==> flow/design.v <==
module iMem #(parameter WIDTH = 24, parameter AMOUNT = 64) 
			(
			input logic clk,
			input logic [3:0] we,
			input logic [WIDTH-1:0] a, wd,
			output logic [WIDTH-1:0] rd
			);
		logic [WIDTH-1:0] RAM1 [0:AMOUNT-1];  
		assign rd = RAM1[a];   
		always_ff @(posedge clk) begin    
			if (we[0]) RAM1[a] <= wd;   
		end	
endmodule 
From RTL to reports: iMem
What the tools print for iMem, step after step. Line numbers count from 1 in the design file above. Cell names lack the library's common part. The mark n/a stands for no value.

Design top: iMem. Clock: clk. Cell library: sky130hd. Corner: tt_025C_1v80.

After elaboration
Source: Yosys, flattened and elaborated, memories not mapped. Widths are those after wreduce; folded enables and synchronous resets count as part of the registers. Registers that Yosys merges into a memory's read port (data or address) are not register bits. Print and check cells do not count. Equal cells are merged and count once. Yosys's memory passes give these memory sizes; they may raise the number of words (mostly to a power of two), join words into wider ones and drop unused or constant bits.

Under multiplexer cells stands 3.

Operators by type and width (count): 2-to-1 mux 24 bit (1); 2-to-1 mux 6 bit (1); 2-to-1 mux 1 bit (1).

For bits of input ports the number is 53. For RAM bits the number is 1536. The entry for memory cells reads 1. The entry for output and inout port bits reads 24. Register bits: 0.

Memories: RAM1 (words 64, bits a word 24, rd ports 1, wr ports 1, line 8) `logic [WIDTH-1:0] RAM1 [0:AMOUNT-1];`.

Longest topological paths
Yosys ltp: most cells in a row. Word level: on the elaborated netlist, between registers, memories and ports. Mapped: between sequential cells and ports; inverters and the memories' decode and read muxes count.

The entry for word-level depth reads 1. The figure for ABC_AREA is 0. Depth in mapped cells: 11. The entry for gate-level depth less buffers reads 6.

Netlist
Yosys stat after the flow's synthesis: flattened, memories mapped to cells. It holds for the ABC_AREA given above (unset counts as 0); a run with the other value may have another netlist. Totals and module areas in this step are rounded.

Cell types (count): edfxtp_1 (1536); a221oi_1 (208); a22oi_1 (200); mux2_2 (117); mux2i_1 (114); a21oi_1 (142); o21ai_0 (129); a22o_1 (72); a221o_1 (59); nor2_1 (142); clkbuf_1 (120); buf_2 (86); mux4_2 (15); nand2_1 (78); o22ai_1 (44); nor3_1 (42); o221ai_1 (23); a2111oi_0 (21).

Not listed: further types 37, cells in them 234.

The figure for flip-flop cells is 1536. Chip area (Yosys): 58980 µm². The figure for sequential area is 46120 µm². For mapped cells the number is 3382.

Timing after synthesis
Source: OpenSTA report_checks on the synthesized netlist (no wires, ideal clock, input and output delay 20% of the period each), path of least setup slack; recovery checks are left aside. Register names are those of the netlist, which keeps one name where synthesis merged equal registers.

Path kind: in2out. Start point: input a[0]. End point: output rd[0]. Arrival: 3.133 ns. The entry for stages on the path reads 7. The figure for period is 5.95 ns. The entry for external output delay reads 1.190 ns. For launch time at the first pin the number is 1.190 ns. The figure for input delay is 1.190 ns. For delay of the path the number is 1.943 ns. For data required time the number is 4.760 ns. The entry for slack reads 1.627 ns. The entry for synthesis period reached reads 4.323 ns.

"delay of the path" is the arrival time less input delay plus setup time. At an output port there is no setup time. "stages on the path" counts driving pins, that of a launching flip-flop among them; a cell with two outputs on the path counts twice. "synthesis period reached" = period - worst setup slack (recovery checks aside). The figure is calculated, with input and output delays left at 20% of the set period. The rows between start and end are the longest chain of elaborated cells between them; the timing report does not say that the signal goes this way. Where chains are equally long, one stands for them. Each line given opens the expression or statement behind the cell; cells for indexed reads and writes are added by Yosys, which also makes memories of some case tables. A memory read counts as a cell of the chain, while the word-level depth stops at memories.

Cells stage by stage: buf_2 buf_4 clkbuf_1 mux4_2 a211o_1 a2111oi_0 nand4_1. The entry for length of the longest elaborated chain reads 1.

Ends and longest elaborated chain, after synthesis: start, declared (line 5) `input logic [WIDTH-1:0] a, wd,`; memory (64 x 24 bit) (line 8) `logic [WIDTH-1:0] RAM1 [0:AMOUNT-1];`; end, declared (line 6) `output logic [WIDTH-1:0] rd`.

Worst path after layout
From the final timing report of job 2: the path of least setup slack in the routed layout; clock arrival at registers is part of the times.

Path kind: reg2out. Start point: memory RAM1[33][13]. End point: output rd[13]. The entry for external output delay reads 0.46 ns. The entry for stages on the path reads 9. For data required time the number is 1.82 ns. For launch time at the first pin the number is 0.77 ns. The entry for slack reads -1.32 ns. The figure for period is 2.28 ns. Arrival: 3.14 ns.

The rows between start and end are the longest chain of elaborated cells between them; the timing report does not say that the signal goes this way. Where chains are equally long, one stands for them. A memory read counts as a cell of the chain, while the word-level depth stops at memories.

Cells stage by stage: edfxtp_1 mux2_2 a221o_1 a22oi_2 o22a_1 o211ai_1 buf_4 or4_4 buf_6. The entry for length of the longest elaborated chain reads 1.

Ends and longest elaborated chain, post-layout: start, declared (line 8) `logic [WIDTH-1:0] RAM1 [0:AMOUNT-1];`; memory (64 x 24 bit) (line 8); end, declared (line 6) `output logic [WIDTH-1:0] rd`.

Subject: flow runs of iMem

Hi,

Module iMem, platform sky130hd: 2 stored runs of the flow (Yosys, OpenROAD) with differing settings, in no particular order. Input and output delays are each 20% of the period that was set; the output load is 0.01 pF. "critical path time" is the time allowed to the run's worst setup path (the clock period less input and output delay, where it has them) less its slack. Clock arrival times count: a late capture clock shortens it, a late launch clock lengthens it. "overall power" is the tool's figure for a default switching activity; nothing was simulated. The measured numbers are rounded.

Files of job 1:
==> flow/run.sh <==
#!/bin/bash
# the make line also repeats the synthesis and layout settings of config.mk as NAME=value (left out here)
make -C /OpenROAD-flow-scripts/flow DESIGN_CONFIG=/design/flow/config.mk WORK_HOME=/design/flow/orfs CLKGATE_MAP_FILE= finish
==> flow/config.mk <==
export PLATFORM = sky130hd
export DESIGN_NAME = iMem
export DESIGN_NICKNAME = iMem
export VERILOG_FILES = /design/flow/design.v
export SDC_FILE = /design/flow/constraint.sdc
export NUM_CORES = 4
export LEC_CHECK = 0
export ABC_AREA = 1
export CAP_MARGIN = 0
export CELL_PAD_IN_SITES_DETAIL_PLACEMENT = 0
export CELL_PAD_IN_SITES_GLOBAL_PLACEMENT = 3
export CORE_ASPECT_RATIO = 0.68
export CORE_MARGIN = 2
export CORE_UTILIZATION = 51
export CTS_CLUSTER_DIAMETER = 391
export CTS_CLUSTER_SIZE = 54
export GPL_TIMING_DRIVEN = 0
export MAX_ROUTING_LAYER = met5
export MIN_ROUTING_LAYER = met1
export PLACE_DENSITY_LB_ADDON = 0.06
export SETUP_SLACK_MARGIN = 0.76
export SLEW_MARGIN = 20
==> flow/constraint.sdc <==
create_clock -name core_clock -period 2.74 [get_ports {clk}]
set_input_delay 0.5480 -clock core_clock [delete_from_list [all_inputs] [get_ports {clk}]]
set_output_delay 0.5480 -clock core_clock [all_outputs]
set_load 0.01 [all_outputs]

Outcome of job 1: not finished: placement ended with error FLW-0024.

Files of job 2:
==> flow/run.sh <==
#!/bin/bash
# the make line also repeats the synthesis and layout settings of config.mk as NAME=value (left out here)
make -C /OpenROAD-flow-scripts/flow DESIGN_CONFIG=/design/flow/config.mk WORK_HOME=/design/flow/orfs CLKGATE_MAP_FILE= finish
==> flow/config.mk <==
export PLATFORM = sky130hd
export DESIGN_NAME = iMem
export DESIGN_NICKNAME = iMem
export VERILOG_FILES = /design/flow/design.v
export SDC_FILE = /design/flow/constraint.sdc
export NUM_CORES = 4
export LEC_CHECK = 0
export CAP_MARGIN = 20
export CORE_MARGIN = 2
export CORE_UTILIZATION = 40
export SLEW_MARGIN = 20
==> flow/constraint.sdc <==
create_clock -name core_clock -period 2.28 [get_ports {clk}]
set_input_delay 0.4560 -clock core_clock [delete_from_list [all_inputs] [get_ports {clk}]]
set_output_delay 0.4560 -clock core_clock [all_outputs]
set_load 0.01 [all_outputs]

Results of job 2. For the mapped cell area after synthesis the run shows 58980 µm². The die area comes to 150500 µm². The area of the standard cells in the finished layout reads 74870 µm². The measured worst setup slack after layout is -1.319 ns. The setup TNS reads -25.23 ns. The worst-case hold slack stands at 0.187 ns. The overall power reads 60.21 mW. The critical path time comes to 3.14 ns. Type of the worst setup path: reg2out.

Regards
